==> flow/design.v <==
module controller (clk,en,rst_n,act,rd); 
   input clk ,rst_n ;
   input en  ; 
   output reg rd ;
   output act ;
wire en1;
reg [15:0] cnt;  
wire tick; 
 always @(posedge clk , negedge rst_n)
  begin 
    if(!rst_n)
	  rd <= 'h0;
	else if(en1) 
	  rd <= en;
  end 
assign tick = (cnt == 16'hFFFF) ? 1'b1 : 1'b0;
assign en1 = en | tick; 
 always @(posedge clk , negedge rst_n)
  begin 
     if(!rst_n)  
	    cnt <= 'h0;
	 else if(rd)
	    cnt <= cnt + 1'b1;
  end 
assign act = rd;
endmodule 
### Step by step through the tools: controller

The steps from the RTL of controller to its reports follow in flow order.
Lines are those of the file above, counted from 1.
Cell names lack the library's common part.
A cell with n/a has no value.

| set-up | value |
|---|---|
| top | controller |
| clock | clk |
| cell library | sky130hd |
| corner | tt_025C_1v80 |

### Word level

Counts by Yosys on the flattened word-level netlist (proc, flatten, opt, wreduce; memories kept). Register bits leave out memories and registers merged into their read ports (data or address); mux counts leave out enables and synchronous resets folded into registers. Print and check cells are left out. Cells with the same type and inputs are merged into one.

| storage and ports | value |
|---|---|
| flip-flop bits (word level) | 17 |
| bits of input ports | 3 |
| output and inout bits | 2 |
| elaborated cells | 6 |

| operators by class | value |
|---|---|
| $add $sub $neg | 1 |
| eq/ne operators | 1 |
| muxes and demuxes | 1 |
| bitwise operators | 1 |

Operators with widths:

| cell | count |
|---|---|
| adder 16 x 1 -> 16 bit (second input constant) | 1 |
| == test 16 bit (second input constant) | 1 |
| bitwise OR 1 bit | 1 |
| 2-to-1 mux 1 bit | 1 |

### Logic depth

Yosys ltp: most cells in a row. Word level: on the elaborated netlist, between registers, memories and ports. Mapped: between sequential cells and ports; inverters and the memories' decode and read muxes count.

| depth | value |
|---|---|
| depth after elaboration | 3 |
| ABC_AREA | 0 |
| mapped depth | 5 |

### Synthesis result

The flow's flattened synthesis, as Yosys stat reports it; memories are mapped. The netlist is that of the ABC_AREA named above (0 if unset); the other value can give another one.

| mapped netlist | value |
|---|---|
| cell count | 61 |
| mapped area | 764.5 sq um |
| area of sequential cells | 425.4 sq um |
| flip-flops | 17 |
| buffer cells | 2 |

Cell types:

| type | count |
|---|---|
| dfrtp_1 | 17 |
| xnor2_1 | 9 |
| xor2_1 | 5 |
| nand3_1 | 4 |
| and3_1 | 3 |
| nand2_1 | 5 |
| nand4_1 | 3 |
| nor3_4 | 1 |
| xor2_2 | 1 |
| buf_4 | 2 |
| ha_1 | 1 |
| nand4_2 | 1 |
| mux2_2 | 1 |
| nand3_2 | 1 |
| nor3_2 | 1 |
| nand4b_1 | 1 |
| and2_2 | 1 |
| nor2_1 | 2 |

Not listed: further types 2, cells in them 2.

### Path before layout

OpenSTA on the mapped netlist: ideal clock, no wires. The path of least setup slack (recovery checks aside). Input and output delay are each 20% of the period. Register names are those of the netlist, which keeps one name where synthesis merged equal registers.

| timing post-synthesis | value |
|---|---|
| path kind | register to register |
| start point | register cnt[0] |
| end point | register cnt[14] |
| clock period | 2.1 ns |
| library setup time | 0.123 ns |
| arrival time | 1.216 ns |
| slack | 0.762 ns |
| delay of the path | 1.339 ns |
| stages | 6 |
| path buffers | 0 |
| synthesis period reached | 1.338 ns |

"delay of the path" = arrival - input delay + setup time.
"stages" counts driving pins, that of a launching flip-flop among them; a cell with two outputs on the path counts twice.
"synthesis period reached" = period - worst setup slack (recovery checks aside). The figure is calculated, with input and output delays left at 20% of the set period.
Between the ends stands the longest chain of elaborated cells between them, by number of cells; it is not shown to be the way that was timed. Of several equally long chains one is given.
A line is the first line of the expression or statement that the cell stems from. Yosys adds cells for indexed reads and writes and turns some case tables into memories.

| on the way, post-synthesis | value |
|---|---|
| cells stage by stage | dfrtp_1 ha_1 nand3_1 nor3_2 nand3_1 xnor2_1 |
| cells in the longest elaborated chain | 1 |
| elaborated cells between the ends (all ways) | 1 |
| source lines of those cells | 1 |
| those cells by class | add/sub: 1 |

Ends and longest elaborated chain, post-synthesis:

| what | RTL line | source |
|---|---|---|
| from (decl) | 7 | `reg [15:0] cnt;` |
| from (assign) | 21 | `cnt <= 'h0;` |
| from (assign) | 23 | `cnt <= cnt + 1'b1;` |
| adder 16 x 1 -> 16 bit | 23 |  |
| to (assign) | 21 |  |
| to (assign) | 23 |  |
| to (decl) | 7 |  |

### Timing after layout

Path of least setup slack in the final report of run 1 (OpenROAD, finished layout, wires in). Where an end is a register, its clock arrival counts in the times.

| timing after layout | value |
|---|---|
| path kind | register to output |
| start point | register rd |
| end point | output port rd |
| clock period | 2.41 ns |
| external output delay | 0.48 ns |
| arrival time | 1.25 ns |
| slack | 0.68 ns |
| stages | 3 |
| path buffers | 2 |

| on the way, after layout | value |
|---|---|
| cells stage by stage | dfrtp_1 buf_4 clkdlybuf4s50_1 |
| cells in the longest elaborated chain | 0 |
| elaborated cells between the ends (all ways) | 0 |
| source lines of those cells | 0 |

Ends and longest elaborated chain, after layout:

| what | RTL line | source |
|---|---|---|
| from (decl) | 4 | `output reg rd ;` |
| from (assign) | 12 | `rd <= 'h0;` |
| from (assign) | 14 | `rd <= en;` |
| to (decl) | 4 |  |

FLOW RESULTS
============

Design controller on sky130hd. What follows are 2 stored runs of the flow, each under its own settings; their order means nothing. The constraints put input and output delay at 20% of the set period each and load the outputs with 0.01 pF.
"clock period reached" is the run's clock period less its worst setup slack. It is reckoned from that one timing run; input and output delays stay at 20% of the period that was set.
"overall power" is the tool's figure for a default switching activity; nothing was simulated.
Among the settings, -- means not set for that run.
Among the results, -- means that no value is shown for the run.

| stored run | period_ns | CORE_UTILIZATION | SETUP_SLACK_MARGIN | PLACE_DENSITY_LB_ADDON | CORE_ASPECT_RATIO | CORE_MARGIN | CELL_PAD_IN_SITES_DETAIL_PLACEMENT | GPL_TIMING_DRIVEN | GPL_ROUTABILITY_DRIVEN | CTS_CLUSTER_SIZE | CAP_MARGIN | MAX_ROUTING_LAYER | SLEW_MARGIN | CELL_PAD_IN_SITES_GLOBAL_PLACEMENT | TNS_END_PERCENT | CTS_CLUSTER_DIAMETER | MIN_ROUTING_LAYER | overall power (µW) | clock period reached (ns) | lowest hold slack (ns) | die outline area (sq um) | worst setup slack after layout (ns) | synthesized cell area (sq um) | standard-cell area after layout (sq um) |
|---|---|---|---|---|---|---|---|---|---|---|---|---|---|---|---|---|---|---|---|---|---|---|---|---|
| run 1 | 2.41 | 19 | 0.39 | 0.25 | 0.56 | 7 | 1 | 0 | 1 | 18 | 25 | met4 | 20 | -- | -- | -- | -- | 754.3 | 1.734 | 0.469 | 6071.1 | 0.676 | 764.5 | 920.9 |
| run 2 | 0.945 | 71 | -- | 0.21 | -- | 2 | 1 | 0 | -- | 82 | 20 | -- | 20 | 3 | 45 | 219 | met1 | -- | -- | -- | -- | -- | -- | -- |

Run 2: no final report: placement broke off with FLW-0024
